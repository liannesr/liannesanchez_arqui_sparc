==> flow/design.v <==
module binaryDecoder(output reg [31:0] exitEncoder, input [4:0] C , input RFld);
	always @(C, RFld) begin
		if (!RFld) begin
			exitEncoder = 0;
		end
		else begin
			case(C)
				5'b00000: exitEncoder = 32'b00000000000000000000000000000001;	
				5'b00001: exitEncoder = 32'b00000000000000000000000000000010;	
				5'b00010: exitEncoder = 32'b00000000000000000000000000000100;
				5'b00011: exitEncoder = 32'b00000000000000000000000000001000;	
				5'b00100: exitEncoder = 32'b00000000000000000000000000010000;
				5'b00101: exitEncoder = 32'b00000000000000000000000000100000;
				5'b00110: exitEncoder = 32'b00000000000000000000000001000000;
				5'b00111: exitEncoder = 32'b00000000000000000000000010000000;
				5'b01000: exitEncoder = 32'b00000000000000000000000100000000;
				5'b01001: exitEncoder = 32'b00000000000000000000001000000000;
				5'b01010: exitEncoder = 32'b00000000000000000000010000000000;
				5'b01011: exitEncoder = 32'b00000000000000000000100000000000;
				5'b01100: exitEncoder = 32'b00000000000000000001000000000000;
				5'b01101: exitEncoder = 32'b00000000000000000010000000000000;
				5'b01110: exitEncoder = 32'b00000000000000000100000000000000;
				5'b01111: exitEncoder = 32'b00000000000000001000000000000000;
				5'b10000: exitEncoder = 32'b00000000000000010000000000000000;
				5'b10001: exitEncoder = 32'b00000000000000100000000000000000;
				5'b10010: exitEncoder = 32'b00000000000001000000000000000000;
				5'b10011: exitEncoder = 32'b00000000000010000000000000000000;
				5'b10100: exitEncoder = 32'b00000000000100000000000000000000;
				5'b10101: exitEncoder = 32'b00000000001000000000000000000000;
				5'b10110: exitEncoder = 32'b00000000010000000000000000000000;
				5'b10111: exitEncoder = 32'b00000000100000000000000000000000;
				5'b11000: exitEncoder = 32'b00000001000000000000000000000000;
				5'b11001: exitEncoder = 32'b00000010000000000000000000000000;
				5'b11010: exitEncoder = 32'b00000100000000000000000000000000;	
				5'b11011: exitEncoder = 32'b00001000000000000000000000000000;
				5'b11100: exitEncoder = 32'b00010000000000000000000000000000;
				5'b11101: exitEncoder = 32'b00100000000000000000000000000000;
				5'b11110: exitEncoder = 32'b01000000000000000000000000000000;
				5'b11111: exitEncoder = 32'b10000000000000000000000000000000;
			endcase
		end
	end  
endmodule
module mux32To1(output reg [31:0] PA, input[4:0] A, input[31:0] E0, input[31:0] E1, input[31:0] E2, input[31:0] E3, input[31:0] E4, input[31:0] E5,
	input[31:0] E6, input[31:0]E7, input[31:0]E8, input[31:0]E9,input[31:0]E10,input[31:0]E11,input[31:0]E12,input[31:0]E13,input[31:0]E14,
	input[31:0]E15, input[31:0]E16, input[31:0]E17, input[31:0]E18, input[31:0]E19, input[31:0]E20, input[31:0]E21, input[31:0]E22, input[31:0]E23,
	input[31:0]E24, input[31:0]E25, input[31:0]E26, input[31:0]E27, input[31:0]E28, input[31:0]E29, input[31:0]E30, input[31:0]E31 );
	always @(A,E0,E1,E2,E3,E4,E5,E6,E7,E8,E9,E10,E11,E12,E13,E14,E15,E16,E17,E18,E19,E20,E21,E22,E23,E24,E25,E26,E27,E28,E29,E30,E31) 
		begin
			case(A)
				5'b00000: PA <= E0; 	
				5'b00001: PA <= E1; 	
				5'b00010: PA <= E2; 
				5'b00011: PA <= E3; 
				5'b00100: PA <= E4; 
				5'b00101: PA <= E5; 
				5'b00110: PA <= E6; 
				5'b00111: PA <= E7; 
				5'b01000: PA <= E8; 
				5'b01001: PA <= E9; 
				5'b01010: PA <= E10; 
				5'b01011: PA <= E11; 
				5'b01100: PA <= E12; 
				5'b01101: PA <= E13; 
				5'b01110: PA <= E14; 
				5'b01111: PA <= E15; 
				5'b10000: PA <= E16; 
				5'b10001: PA <= E17; 
				5'b10010: PA <= E18; 
				5'b10011: PA <= E19; 
				5'b10100: PA <= E20; 
				5'b10101: PA <= E21; 
				5'b10110: PA <= E22; 
				5'b10111: PA <= E23; 
				5'b11000: PA <= E24; 
				5'b11001: PA <= E25; 
				5'b11010: PA <= E26; 
				5'b11011: PA <= E27; 
				5'b11100: PA <= E28; 
				5'b11101: PA <= E29; 
				5'b11110: PA <= E30; 
				5'b11111: PA <= E31; 
		endcase
	end
endmodule
module register32Bit(output reg [31:0] Q, input[31:0] D, input Rld, clk);
	initial begin
		Q <= 0;	
	end
	always @(posedge clk) 
		begin
			if(Rld)begin
				Q <= D;
			end
		end
endmodule
module registerFile(output wire[31:0]PA,output wire[31:0]PB,input [4:0]InDecoder,input [31:0]InRegister,
	input [4:0] MuxA,input [4:0] MuxB, input RFLd, input clk);
	wire [31:0] DecOut;
	wire [31:0] PortA;
	wire [31:0] PortB;
	binaryDecoder BinDec(DecOut,InDecoder,RFLd);
	wire [31:0] R0Out;
	wire [31:0] R1Out;
	wire [31:0] R2Out;
	wire [31:0] R3Out;
	wire [31:0] R4Out;
	wire [31:0] R5Out;
	wire [31:0] R6Out;
	wire [31:0] R7Out;
	wire [31:0] R8Out;
	wire [31:0] R9Out;
	wire [31:0] R10Out;
	wire [31:0] R11Out;
	wire [31:0] R12Out;
	wire [31:0] R13Out;
	wire [31:0] R14Out;
	wire [31:0] R15Out;
	wire [31:0] R16Out;
	wire [31:0] R17Out;
	wire [31:0] R18Out;
	wire [31:0] R19Out;
	wire [31:0] R20Out;
	wire [31:0] R21Out;
	wire [31:0] R22Out;
	wire [31:0] R23Out;
	wire [31:0] R24Out;
	wire [31:0] R25Out;
	wire [31:0] R26Out;
	wire [31:0] R27Out;
	wire [31:0] R28Out;
	wire [31:0] R29Out;
	wire [31:0] R30Out;
	wire [31:0] R31Out;
	register32Bit R0(R0Out,InRegister,DecOut[0],clk);
	register32Bit R1(R1Out,InRegister,DecOut[1],clk);
	register32Bit R2(R2Out,InRegister,DecOut[2],clk);
	register32Bit R3(R3Out,InRegister,DecOut[3],clk);
	register32Bit R4(R4Out,InRegister,DecOut[4],clk);
	register32Bit R5(R5Out,InRegister,DecOut[5],clk);
	register32Bit R6(R6Out,InRegister,DecOut[6],clk);
	register32Bit R7(R7Out,InRegister,DecOut[7],clk);
	register32Bit R8(R8Out,InRegister,DecOut[8],clk);
	register32Bit R9(R9Out,InRegister,DecOut[9],clk);
	register32Bit R10(R10Out,InRegister,DecOut[10],clk);
	register32Bit R11(R11Out,InRegister,DecOut[11],clk);
	register32Bit R12(R12Out,InRegister,DecOut[12],clk);
	register32Bit R13(R13Out,InRegister,DecOut[13],clk);
	register32Bit R14(R14Out,InRegister,DecOut[14],clk);
	register32Bit R15(R15Out,InRegister,DecOut[15],clk);
	register32Bit R16(R16Out,InRegister,DecOut[16],clk);
	register32Bit R17(R17Out,InRegister,DecOut[17],clk);
	register32Bit R18(R18Out,InRegister,DecOut[18],clk);
	register32Bit R19(R19Out,InRegister,DecOut[19],clk);
	register32Bit R20(R20Out,InRegister,DecOut[20],clk);
	register32Bit R21(R21Out,InRegister,DecOut[21],clk);
	register32Bit R22(R22Out,InRegister,DecOut[22],clk);
	register32Bit R23(R23Out,InRegister,DecOut[23],clk);
	register32Bit R24(R24Out,InRegister,DecOut[24],clk);
	register32Bit R25(R25Out,InRegister,DecOut[25],clk);
	register32Bit R26(R26Out,InRegister,DecOut[26],clk);
	register32Bit R27(R27Out,InRegister,DecOut[27],clk);
	register32Bit R28(R28Out,InRegister,DecOut[28],clk);
	register32Bit R29(R29Out,InRegister,DecOut[29],clk);
	register32Bit R30(R30Out,InRegister,DecOut[30],clk);
	register32Bit R31(R31Out,InRegister,DecOut[31],clk);
	mux32To1 muxA(PA,MuxA,R0Out,R1Out,R2Out,R3Out,R4Out,R5Out,R6Out,R7Out,R8Out,R9Out,R10Out,R11Out,R12Out,R13Out,R14Out,R15Out,R16Out,
					R17Out,R18Out,R19Out,R20Out,R21Out,R22Out,R23Out,R24Out,R25Out,R26Out,R27Out,R28Out,R29Out,R30Out,R31Out);
	mux32To1 muxB(PB,MuxB,R0Out,R1Out,R2Out,R3Out,R4Out,R5Out,R6Out,R7Out,R8Out,R9Out,R10Out,R11Out,R12Out,R13Out,R14Out,R15Out,R16Out,
					R17Out,R18Out,R19Out,R20Out,R21Out,R22Out,R23Out,R24Out,R25Out,R26Out,R27Out,R28Out,R29Out,R30Out,R31Out);
	always @(R1Out, R2Out, R3Out) begin
	end  
endmodule
=== From RTL to reports: registerFile ===
The steps from the RTL of registerFile to its reports follow in flow order.
Lines are those of the file above, counted from 1.
Operators: Yosys type, input widths -> output width; for muxes data width and select width s.
Library cell names are shortened.
The mark - stands for no value.

* Top: registerFile
* Clock: clk
* Library: sky130hd
* Timing corner: tt_025C_1v80

=== Word-level counts ===
Yosys after proc, flatten, opt, wreduce and memory -nomap, before mapping. Enables and synchronous resets that opt folds into registers are not counted as muxes. Memory bits, and registers merged into a memory's read port (data or address), are not among the register bits. Print and check cells are not counted. Equal cells are merged and count once.
Memory sizes are those after Yosys's memory passes, which may raise the word count (mostly to a power of two), join words into wider ones and drop unused or constant bits.

* Memory bits (read-only): 1,024
* Output and inout bits: 64
* Cells after elaboration: 100
* Input port bits: 49
* Register bits after elaboration: 1,024
* Memory cells: 1

{| class="wikitable"
|+ Memories
! memory !! words !! width !! read ports !! write ports !! line !! source
|-
| (name not given) || 32 || 32 || 1 || 0 || 7 || <nowiki>case(C)</nowiki>
|}

* Mux-type cells: 3
* Equality and inequality tests: 62
* Reduce/logical cells: 2

{| class="wikitable"
|+ Operators by type and width
! operator !! number
|-
| $pmux 32 s32 || 2
|-
| $eq 5x5->1 const B || 32
|-
| $eq 5x4->1 const B || 16
|-
| $eq 5x3->1 const B || 8
|-
| $mux 32 || 1
|-
| $eq 5x2->1 const B || 4
|-
| $eq 5x1->1 const B || 2
|-
| $logic_not 5->1 || 2
|}

=== Longest topological paths ===
Yosys ltp: most cells in a row. Word level: on the elaborated netlist, between registers, memories and ports. Mapped: between sequential cells and ports; inverters and the memories' decode and read muxes count.

* Depth after elaboration: 2
* ABC_AREA: 0
* Gate-level depth with buffers: 10
* Gate-level depth less buffers: 6

=== Mapped cells and area ===
Source: synth_stat.txt of the flow (Yosys; design flattened, memories mapped). It holds for the ABC_AREA given above (unset counts as 0); a run with the other value may have another netlist.

{| class="wikitable"
|+ Cell types
! type !! number !! area in all (sq um)
|-
| edfxtp_1 || 1,024 || 3.07E+04
|-
| a22oi_1 || 733 || 5.5E+03
|-
| nand2_1 || 202 || 758.227
|-
| buf_2 || 134 || 670.643
|-
| nand4_1 || 94 || 588.064
|-
| nor2_1 || 155 || 581.808
|-
| a22o_1 || 64 || 560.538
|-
| a221oi_1 || 48 || 420.403
|-
| a21oi_1 || 83 || 415.398
|-
| mux2i_1 || 35 || 350.336
|-
| nor3_1 || 59 || 295.283
|-
| buf_4 || 31 || 232.723
|-
| nand3_1 || 46 || 230.221
|-
| clkbuf_1 || 55 || 206.448
|-
| a222oi_1 || 19 || 190.182
|-
| a32oi_1 || 19 || 166.41
|-
| nor4_1 || 26 || 162.656
|-
| a31oi_1 || 24 || 150.144
|}

Other cell types: 49; their cells: 280.

* Flip-flops: 1,024
* Sequential area: 0.0307495 sq mm
* Cells in the netlist: 3,131
* Synthesis area: 0.0444289 sq mm
* Buffers: 233

By module: a second synthesis without flattening, with its own total; a netlist apart from the flattened one above.

* Cell total of the unflattened synthesis: 3,779
* Area (unflattened synthesis): 0.0469037 sq mm

Rows give one instance, submodules left out.

{| class="wikitable"
|+ Modules
! module !! area (sq mm) !! cells !! seq. area (sq mm) !! times used
|-
| register32Bit || 0.0009609 || 32 || 0.0009609 || 32
|-
| mux32To1 || 0.0079601 || 1,354 || 0 || 2
|-
| binaryDecoder || 0.000234 || 47 || 0 || 1
|-
| registerFile || 0 || 0 || 0 || 1
|}

=== Worst setup path after synthesis ===
Path of least setup slack by OpenSTA after synthesis, without wires, with an ideal clock, recovery checks aside; 20% of the period is set as input and as output delay. Where synthesis merged equal registers, the netlist keeps one of their names.

* Kind: input to register
* Start: in InDecoder[3]
* End: reg R3.Q[0]
* Path delay: 2,254 ps
* Launch time at the first pin: 640 ps
* Clock period: 3,200 ps
* Setup slack: 305 ps
* Stages: 3
* Input delay: 640 ps
* Path buffers: 1
* Library setup time: 421 ps
* Arrival: 2,473 ps
* Required time: 2,779 ps
* Period reached after synthesis: 2,895 ps

"path delay" is the arrival time less input delay plus setup time.
"stages": output pins that drive a net of the path, with the launching flip-flop's if there is one; two outputs of one cell count as two.
"period reached after synthesis" is the clock period less the worst setup slack; recovery checks do not enter. This is arithmetic on one report: input and output delays are still those of the set period (20% each).
The rows between start and end are the longest chain of elaborated cells between them; the timing report does not say that the signal goes this way. Where chains are equally long, one stands for them.
A line is the first line of the expression or statement that the cell stems from. Yosys adds cells for indexed reads and writes and turns some case tables into memories.
The chain passes a memory read, where the word-level depth is cut; so it can be longer than that depth.

* Cell sequence: or2_2 > clkbuf_1 > nor2_1
* Cells in the longest elaborated chain: 2
* Elaborated cells between the ends (all ways): 2
* RTL lines with such cells: 2
* Classes of those cells: mux: 1; memory: 1

{| class="wikitable"
|+ RTL lines, path after synthesis
! what !! line !! source
|-
| from (decl) || 97 || <nowiki>module registerFile(output wire[31:0]PA,output wire[31:0]PB,input [4:0]InDecoder,input [31:0]InRegister,</nowiki>
|-
| $mem_v2 32x32 || 7 || <nowiki>case(C)</nowiki>
|-
| $mux 32 || 3 || <nowiki>if (!RFld) begin</nowiki>
|-
| to (assign) || 93 || <nowiki>Q <= D;</nowiki>
|-
| to (decl) || 86 || <nowiki>module register32Bit(output reg [31:0] Q, input[31:0] D, input Rld, clk);</nowiki>
|}

=== Worst path after layout ===
Path of least setup slack in the final report of stored run 1 (OpenROAD, finished layout, wires in). Where an end is a register, its clock arrival counts in the times.
The path's times are printed in steps of 10 ps; the period is the one set.

* Kind: register to output
* Start: reg R10.Q[27]
* End: out PB[27]
* Arrival: 2,560 ps
* Launch time at the first pin: 720 ps
* External output delay: 340 ps
* Clock period: 1,700 ps
* Setup slack: -1,200 ps
* Required time: 1,360 ps
* Stages: 9
* Path buffers: 2

The rows between start and end are the longest chain of elaborated cells between them; the timing report does not say that the signal goes this way. Where chains are equally long, one stands for them.

* Cell sequence: edfxtp_1 > buf_6 > nand3_2 > o21ai_2 > a22oi_2 > nand4_1 > or3_1 > o32a_1 > buf_2
* Cells in the longest elaborated chain: 1
* Elaborated cells between the ends (all ways): 1
* RTL lines with such cells: 1
* Classes of those cells: mux: 1

{| class="wikitable"
|+ RTL lines, path after layout
! what !! line !! source
|-
| from (decl) || 86 || <nowiki>module register32Bit(output reg [31:0] Q, input[31:0] D, input Rld, clk);</nowiki>
|-
| from (assign) || 93 || <nowiki>Q <= D;</nowiki>
|-
| $pmux 32 s32 || 50 || <nowiki>case(A)</nowiki>
|-
| to (decl) || 97 || <nowiki>module registerFile(output wire[31:0]PA,output wire[31:0]PB,input [4:0]InDecoder,input [31:0]InRegister,</nowiki>
|}

Ticket comment

Measured data: module registerFile, platform sky130hd, 2 stored runs of the flow under differing settings, order arbitrary. Input and output delays are each 20% of the period that was set; the output load is 0.01 pF.
"achieved clock period" = clock period - worst setup slack. The figure is calculated, with input and output delays left at 20% of the set period.
"worst setup path time" = time allowed to the worst setup path (clock period - input delay - output delay, where it has them) - its slack; a late launch clock adds to it, a late capture clock takes from it.
"power" is the tool's figure for a default switching activity; nothing was simulated.
"worst setup path time" is given in steps of 10 ps.

Stored run 1
==> flow/run.sh <==
#!/bin/bash
# the make line also repeats the synthesis and layout settings of config.mk as NAME=value (left out here)
make -C /OpenROAD-flow-scripts/flow DESIGN_CONFIG=/design/flow/config.mk WORK_HOME=/design/flow/orfs CLKGATE_MAP_FILE= finish
==> flow/config.mk <==
export PLATFORM = sky130hd
export DESIGN_NAME = registerFile
export DESIGN_NICKNAME = registerFile
export VERILOG_FILES = /design/flow/design.v
export SDC_FILE = /design/flow/constraint.sdc
export NUM_CORES = 4
export LEC_CHECK = 0
export CAP_MARGIN = 20
export CORE_MARGIN = 2
export CORE_UTILIZATION = 40
export SLEW_MARGIN = 20
==> flow/constraint.sdc <==
create_clock -name core_clock -period 1.7 [get_ports {clk}]
set_input_delay 0.3400 -clock core_clock [delete_from_list [all_inputs] [get_ports {clk}]]
set_output_delay 0.3400 -clock core_clock [all_outputs]
set_load 0.01 [all_outputs]

==> results of stored run 1 <==
chip area after synthesis (Yosys): 0.0444289 sq mm
die area: 0.113754 sq mm
standard-cell area of the final layout: 0.06903 sq mm
utilization: 62.5%
worst setup slack after layout: -1,200 ps
total negative slack: -63,984 ps
worst hold slack: 429 ps
power: 59,694 uW
achieved clock period: 2,900 ps
worst setup path time: 2,560 ps
worst setup path kind: register to output

Stored run 2
==> flow/run.sh <==
#!/bin/bash
# the make line also repeats the synthesis and layout settings of config.mk as NAME=value (left out here)
make -C /OpenROAD-flow-scripts/flow DESIGN_CONFIG=/design/flow/config.mk WORK_HOME=/design/flow/orfs CLKGATE_MAP_FILE= finish
==> flow/config.mk <==
export PLATFORM = sky130hd
export DESIGN_NAME = registerFile
export DESIGN_NICKNAME = registerFile
export VERILOG_FILES = /design/flow/design.v
export SDC_FILE = /design/flow/constraint.sdc
export NUM_CORES = 4
export LEC_CHECK = 0
export CAP_MARGIN = 20
export CELL_PAD_IN_SITES_DETAIL_PLACEMENT = 2
export CELL_PAD_IN_SITES_GLOBAL_PLACEMENT = 0
export CORE_MARGIN = 2
export CORE_UTILIZATION = 61
export MAX_ROUTING_LAYER = met4
export PLACE_DENSITY_LB_ADDON = 0.07
export SETUP_SLACK_MARGIN = 0.71
export SLEW_MARGIN = 20
==> flow/constraint.sdc <==
create_clock -name core_clock -period 2.69 [get_ports {clk}]
set_input_delay 0.5380 -clock core_clock [delete_from_list [all_inputs] [get_ports {clk}]]
set_output_delay 0.5380 -clock core_clock [all_outputs]
set_load 0.01 [all_outputs]

==> results of stored run 2 <==
did not finish, placement stopped with DPL-0033
